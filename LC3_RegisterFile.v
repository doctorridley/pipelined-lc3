==> flow/design.v <==
`timescale 1ns / 1ps
module LC3_RegisterFile(
    input [15:0] data,  
    input [2:0] DR,  
    input LD,
	 input clk, 
    input [2:0] SR2,  
    input [2:0] SR1,  
    output reg [15:0] SR2OUT,  
    output reg [15:0] SR1OUT  
    );
    reg R[7:0] [15:0];  
    integer i;
    always @(posedge clk) begin
        if (LD) begin
	    for (i = 0; i < 16; i = i + 1) begin  
		    R[DR][i] <= data[i];  
	    end
        end
    end
    always @(*) begin
        for (i = 0; i < 16; i = i + 1) begin
            SR1OUT[i] = R[SR1][i];  
	    SR2OUT[i] = R[SR2][i];  
	end
    end
endmodule
# ---- From RTL to reports: LC3_RegisterFile
# What the tools print for LC3_RegisterFile, step after step.
# Line numbers count from 1 in the design file above.
# The mark - stands for no value.
dict set report inputs {
  top_module {LC3_RegisterFile}
  clock {clk}
  lib {sky130hd}
  corner {tt_025C_1v80}
}

# ---- Word-level counts
# Counts by Yosys on the flattened word-level netlist (proc, flatten, opt, wreduce; memories kept). Register bits leave out memories and registers merged into their read ports (data or address); mux counts leave out enables and synchronous resets folded into registers. Print and check cells are left out. Cells with the same type and inputs are merged into one.
# Memory sizes are those after Yosys's memory passes, which may raise the word count (mostly to a power of two), join words into wider ones and drop unused or constant bits.
dict set report bits {
  inputBits 27
  memories 1
  out_inout_bits 32
  reg_bits 0
  ramBits 128
}
# name words width rd write_ports line_no
set mem_list {}
lappend mem_list {R 128 1 32 16 12} ;# reg R[7:0] [15:0];
dict set report op_classes {
  n_addsub 48
  mux 33
}
# cell count
set op_table {}
lappend op_table {{adder 7 x 4 -> 7 bit (second input constant)} 24}
lappend op_table {{two-way mux 7 bit} 16}
lappend op_table {{adder 7 x 3 -> 7 bit (second input constant)} 12}
lappend op_table {{adder 7 x 2 -> 7 bit (second input constant)} 6}
lappend op_table {{adder 7 x 1 -> 7 bit (second input constant)} 3}
lappend op_table {{two-way mux 1 bit} 17}
lappend op_table {{subtractor 3 bit (first input constant)} 3}

# ---- Longest topological paths
# Longest topological path by Yosys (ltp), each cell counted once; first at word level (registers and memories cut), then after technology mapping (sequential cells cut; the memories' decode and read muxes count).
dict set report depth {
  word_depth 3
  ABC_AREA 0
  mapped_depth 4
  depth_no_buf 2
}

# ---- Synthesis result
# The flow's flattened synthesis, as Yosys stat reports it; memories are mapped. The netlist is that of the ABC_AREA named above (0 if unset); the other value can give another one.
# Totals and module areas in this step are rounded.
dict set report mapped {
  n_buf 18
  ff_cells 128
  mapped_cells 255
  seqArea_um2 3840
  yosys_area_um2 6040
}
# cell_type count area_total_um2
set by_type {}
lappend by_type {sky130_fd_sc_hd__edfxtp_1 128 3.84E+03}
lappend by_type {sky130_fd_sc_hd__mux4_1 56 1.47E+03}
lappend by_type {sky130_fd_sc_hd__mux2_2 32 360.346}
lappend by_type {sky130_fd_sc_hd__mux4_2 8 180.173}
lappend by_type {sky130_fd_sc_hd__buf_6 8 90.086}
lappend by_type {sky130_fd_sc_hd__buf_1 6 22.522}
lappend by_type {sky130_fd_sc_hd__nor2_1 6 22.522}
lappend by_type {sky130_fd_sc_hd__nand2b_1 3 18.768}
lappend by_type {sky130_fd_sc_hd__clkbuf_2 2 10.01}
lappend by_type {sky130_fd_sc_hd__nor3_1 2 10.01}
lappend by_type {sky130_fd_sc_hd__clkbuf_1 2 7.507}
lappend by_type {sky130_fd_sc_hd__nand2_1 2 7.507}

# ---- Timing after synthesis
# Path of least setup slack by OpenSTA after synthesis, without wires, with an ideal clock, recovery checks aside; 20% of the period is set as input and as output delay. Where synthesis merged equal registers, the netlist keeps one of their names.
dict set report synth_path {
  path_kind {in2reg}
  from {input DR[0]}
  to {memory R}
  period_ps 2210
  input_delay_ps 442
  driving_pins 2
  t_required_ps 1801
  launch_ps 442
  setup_slack_ps 45
  n_path_buf 0
  setup_ps 409
  arrival_time_ps 1756
  path_delay_ps 1723
  synth_period_reached_ps 2165
}
# "path_delay_ps" is the arrival time less input delay plus setup time.
# "driving_pins" counts driving pins, that of a launching flip-flop among them; a cell with two outputs on the path counts twice.
# "synth_period_reached_ps" = period - worst setup slack (recovery checks aside). The figure is calculated, with input and output delays left at 20% of the set period.
# An end named without its bit number is one bit of that signal or, where synthesis recoded a state register, one of its new flip-flops.
# The rows between start and end are the longest chain of elaborated cells between them; the timing report does not say that the signal goes this way. Where chains are equally long, one stands for them.
# Each line given opens the expression or statement behind the cell; cells for indexed reads and writes are added by Yosys, which also makes memories of some case tables.
dict set report synth_between {
  path_cell_list {sky130_fd_sc_hd__nand2b_1 sky130_fd_sc_hd__nor3_1}
  elab_chain_len 3
}
# element line_no
set synth_lines {}
lappend synth_lines {{start: declaration} 4} ;# input [2:0] DR,
lappend synth_lines {{subtractor 3 bit} 17} ;# R[DR][i] <= data[i];
lappend synth_lines {{adder 7 x 4 -> 7 bit} 17}
lappend synth_lines {{two-way mux 7 bit} 15} ;# if (LD) begin
lappend synth_lines {{end: declaration} 12} ;# reg R[7:0] [15:0];

# ---- Path in the finished layout
# Path of least setup slack in the final report of run 1 (OpenROAD, finished layout, wires in). Where an end is a register, its clock arrival counts in the times.
# The path's times are printed in steps of 10 ps; the period is the one set.
dict set report layout_path {
  path_kind {reg2out}
  from {memory R}
  to {output SR2OUT[5]}
  n_path_buf 1
  launch_ps 530
  period_ps 2470
  driving_pins 4
  t_required_ps 1980
  setup_slack_ps 20
  arrival_time_ps 1960
}
# An end named without its bit number is one bit of that signal or, where synthesis recoded a state register, one of its new flip-flops.
# The rows between start and end are the longest chain of elaborated cells between them; the timing report does not say that the signal goes this way. Where chains are equally long, one stands for them.
# The chain passes a memory read, where the word-level depth is cut; so it can be longer than that depth.
dict set report layout_between {
  path_cell_list {sky130_fd_sc_hd__edfxtp_1 sky130_fd_sc_hd__mux4_1 sky130_fd_sc_hd__mux2_2 sky130_fd_sc_hd__buf_6}
  elab_chain_len 1
}
# element line_no
set layout_lines {}
lappend layout_lines {{start: declaration} 12} ;# reg R[7:0] [15:0];
lappend layout_lines {{memory (128 x 1 bit)} 12}
lappend layout_lines {{end: declaration} 9} ;# output reg [15:0] SR2OUT,

# Flow measurements of LC3_RegisterFile on sky130hd: 2 stored runs with different settings, listed in no order. Input and output delays are each 20% of the period that was set; the output load is 0.01 pF.
# "achieved_clock_period_ps": clock period set for the run, less the worst setup slack. It is reckoned from that one timing run; input and output delays stay at 20% of the period that was set.
# "worst_path_time_ps" = time allowed to the worst setup path (clock period - input delay - output delay, where it has them) - its slack; a late launch clock adds to it, a late capture clock takes from it.
# "power.total_uw" rests on the timing tool's default activity at the inputs, not on a simulated workload.
# "worst_path_time_ps" is given in steps of 10 ps.
# The results are shown rounded.
run="run 1" settings period_ns=2.47 CORE_UTILIZATION=61 SETUP_SLACK_MARGIN=0.6 PLACE_DENSITY_LB_ADDON=0.19 CORE_ASPECT_RATIO=1.15 GPL_ROUTABILITY_DRIVEN=0 CTS_CLUSTER_DIAMETER=114 CAP_MARGIN=5 MIN_ROUTING_LAYER="met2" MAX_ROUTING_LAYER="met5" CORE_MARGIN=2 SLEW_MARGIN=20
run="run 1" results final_cell_area_um2=7580 timing.hold.ws_ps=687 power.total_uw=5530 ys_area_um2=6040 achieved_clock_period_ps=2455 ws_setup_ps=15 final_setup_tns_ps=0 design_die_area_um2=10700 post_route_util_pct=79.4 worst_path_time_ps=1960 worstPathKind="reg2out"
run="run 2" settings period_ns=2.31 CORE_UTILIZATION=45 PLACE_DENSITY_LB_ADDON=0.1 HOLD_SLACK_MARGIN=0.05 CORE_MARGIN=10 CELL_PAD_IN_SITES_GLOBAL_PLACEMENT=1 CELL_PAD_IN_SITES_DETAIL_PLACEMENT=1 ABC_AREA=0 GPL_TIMING_DRIVEN=1 GPL_ROUTABILITY_DRIVEN=0 CTS_CLUSTER_DIAMETER=326 SLEW_MARGIN=35 CAP_MARGIN=20
run="run 2" results final_cell_area_um2=7580 timing.hold.ws_ps=791 power.total_uw=5760 ys_area_um2=6040 achieved_clock_period_ps=2293 ws_setup_ps=17 final_setup_tns_ps=0 design_die_area_um2=18500 post_route_util_pct=57.5 worst_path_time_ps=1830 worstPathKind="reg2out"
